==> flow/design.v <==
`timescale 1ns / 1ps
`default_nettype none
module xorshift(clk, reset, q);
    input  wire clk;
    input  wire reset;
    output wire [31:0] q;
    reg [31:0] y, y0, y1;
    assign q = y;
    always @(posedge clk) begin
        if (reset == 1'b1) begin
            y <= {16'd37590, 16'd36002};
        end else begin
            y0 = y ^ {y[18:0], 13'b0};
            y1 = y0 ^ {17'd0, y0[31:17]};
            y <= y1 ^ {y1[26:0], 5'b0};
        end
    end
endmodule
From RTL to reports: xorshift
The steps from the RTL of xorshift to its reports follow in flow order. Line numbers count from 1 in the design file above. A cell with -- has no value.

Design top: xorshift. Clock input: clk. Cell library: sky130hd. Library corner: tt_025C_1v80.

Elaborated design
Counts by Yosys on the flattened word-level netlist (proc, flatten, opt, wreduce; memories kept). Register bits leave out memories and registers merged into their read ports (data or address); mux counts leave out enables and synchronous resets folded into registers. Print and check cells are left out. Cells with the same type and inputs are merged into one.

Bitwise logic cells: 3.

Operators with widths (number): 32-bit bitwise XOR (2); 32-bit by 15-bit bitwise XOR with 32-bit output (1).

Under bits in registers stands 32. The entry for bits of input ports reads 2. Output and inout port bits: 32.

Longest topological paths
Depth = most cells in a row (Yosys ltp): at word level without a register or memory, in the mapped netlist without a sequential cell, where the memories' decode and read muxes count.

For word-level depth the number is 3. The figure for ABC_AREA is 0. Under mapped depth stands 3.

Netlist
The flow's flattened synthesis, as Yosys stat reports it; memories are mapped. The netlist is that of the ABC_AREA named above (0 if unset); the other value can give another one.

For cell count the number is 124. The figure for cell area after synthesis is 1602.8 um^2. For flip-flop cells the number is 32. The entry for buffer cells reads 3.

Cell types (number): sky130_fd_sc_hd__dfxtp_1 (32); sky130_fd_sc_hd__xnor3_1 (15); sky130_fd_sc_hd__xnor2_1 (33); sky130_fd_sc_hd__nand2b_1 (13); sky130_fd_sc_hd__nor2_1 (17); sky130_fd_sc_hd__xnor3_4 (2); sky130_fd_sc_hd__xnor2_2 (3); sky130_fd_sc_hd__xor3_1 (2); sky130_fd_sc_hd__xor2_1 (2); sky130_fd_sc_hd__clkbuf_1 (3); sky130_fd_sc_hd__nor2b_1 (1); sky130_fd_sc_hd__or2_1 (1).

Worst setup path after synthesis
Path of least setup slack by OpenSTA after synthesis, without wires, with an ideal clock, recovery checks aside; 20% of the period is set as input and as output delay. Where synthesis merged equal registers, the netlist keeps one of their names.

Path kind: register to register. Start: register y[4]. End: register y[5]. The figure for clock period is 1.58 ns. Library setup time: 0.060 ns. For arrival time the number is 1.331 ns. The entry for required time reads 1.520 ns. The figure for slack is 0.189 ns. For delay of the path the number is 1.391 ns. The entry for stages on the path reads 4. The entry for synthesis period reached reads 1.391 ns.

"delay of the path" is the arrival time less input delay plus setup time. "stages on the path": output pins that drive a net of the path, with the launching flip-flop's if there is one; two outputs of one cell count as two. "synthesis period reached" is the clock period less the worst setup slack; recovery checks do not enter. This is arithmetic on one report: input and output delays are still those of the set period (20% each). The rows between start and end are the longest chain of elaborated cells between them; the timing report does not say that the signal goes this way. Where chains are equally long, one stands for them. A line is the first line of the expression or statement that the cell stems from. Yosys adds cells for indexed reads and writes and turns some case tables into memories.

Cells stage by stage: sky130_fd_sc_hd__dfxtp_1 -> sky130_fd_sc_hd__xnor3_4 -> sky130_fd_sc_hd__xnor3_1 -> sky130_fd_sc_hd__nand2b_1. Under length of the longest elaborated chain stands 3. Under elaborated cells on any way between the ends stands 3. Those cells by class: 3 x logic.

Ends and longest elaborated chain, post-synthesis: from (decl) (RTL line 7) `reg [31:0] y, y0, y1;`; from (assign) (RTL line 11) `y <= {16'd37590, 16'd36002};`; from (assign) (RTL line 15) `y <= y1 ^ {y1[26:0], 5'b0};`; 32-bit bitwise XOR (RTL line 13) `y0 = y ^ {y[18:0], 13'b0};`; 32-bit by 15-bit bitwise XOR with 32-bit output (RTL line 14) `y1 = y0 ^ {17'd0, y0[31:17]};`; 32-bit bitwise XOR (RTL line 15); to (assign) (RTL line 11); to (assign) (RTL line 15); to (decl) (RTL line 7).

Worst path after layout
Path of least setup slack in the final report of run 1 (OpenROAD, finished layout, wires in). Where an end is a register, its clock arrival counts in the times.

Path kind: register to output. Start: register y[31]. End: output port q[31]. The figure for clock period is 1.67 ns. The entry for output delay reads 0.33 ns. For arrival time the number is 1.03 ns. The entry for required time reads 1.34 ns. The figure for slack is 0.30 ns. The entry for stages on the path reads 2.

Cells stage by stage: sky130_fd_sc_hd__dfxtp_2 -> sky130_fd_sc_hd__dlygate4sd2_1. Under length of the longest elaborated chain stands 0. Under elaborated cells on any way between the ends stands 0.

Ends and longest elaborated chain, after layout: from (decl) (RTL line 7) `reg [31:0] y, y0, y1;`; from (assign) (RTL line 11) `y <= {16'd37590, 16'd36002};`; from (assign) (RTL line 15) `y <= y1 ^ {y1[26:0], 5'b0};`; to (decl) (RTL line 6) `output wire [31:0] q;`.

Ticket comment

Below are 2 stored runs of the flow (Yosys, OpenROAD; platform sky130hd) on xorshift, each with its settings and what was measured, unordered. Constraints: input delay and output delay 20% of the set period each, output load 0.01 pF. "period reached" means the clock period less the worst setup slack. The figure is calculated, with input and output delays left at 20% of the set period. "total power after layout" rests on the timing tool's default activity at the inputs, not on a simulated workload.

Run 1 has these settings: period_ns 1.67; CORE_UTILIZATION 45; SETUP_SLACK_MARGIN 0.31; CELL_PAD_IN_SITES_DETAIL_PLACEMENT 1; TNS_END_PERCENT 85; CTS_CLUSTER_SIZE 41; MIN_ROUTING_LAYER met1; MAX_ROUTING_LAYER met5; CAP_MARGIN 20; CORE_MARGIN 2; SLEW_MARGIN 20. The setup slack of the worst path comes to 0.303 ns. The die footprint is 4055.1 um^2. The measured worst-case hold slack is 0.639 ns. For the post-route utilization the run shows 0.66. For the period reached the run shows 1.367 ns. For the cell area after synthesis the run shows 1602.8 um^2. For the total power after layout the run shows 6.444 mW. The total negative slack on setup checks stands at 0.000 ns.

Run 2 has these settings: period_ns 1.7; CORE_UTILIZATION 63; SETUP_SLACK_MARGIN 0.05; PLACE_DENSITY 0.47; CORE_MARGIN 2; CELL_PAD_IN_SITES_GLOBAL_PLACEMENT 3; ABC_AREA 0; GPL_TIMING_DRIVEN 1; GPL_ROUTABILITY_DRIVEN 0; CTS_CLUSTER_SIZE 19; CAP_MARGIN 35; SLEW_MARGIN 20. Outcome: incomplete, placement halted on GPL-0301.
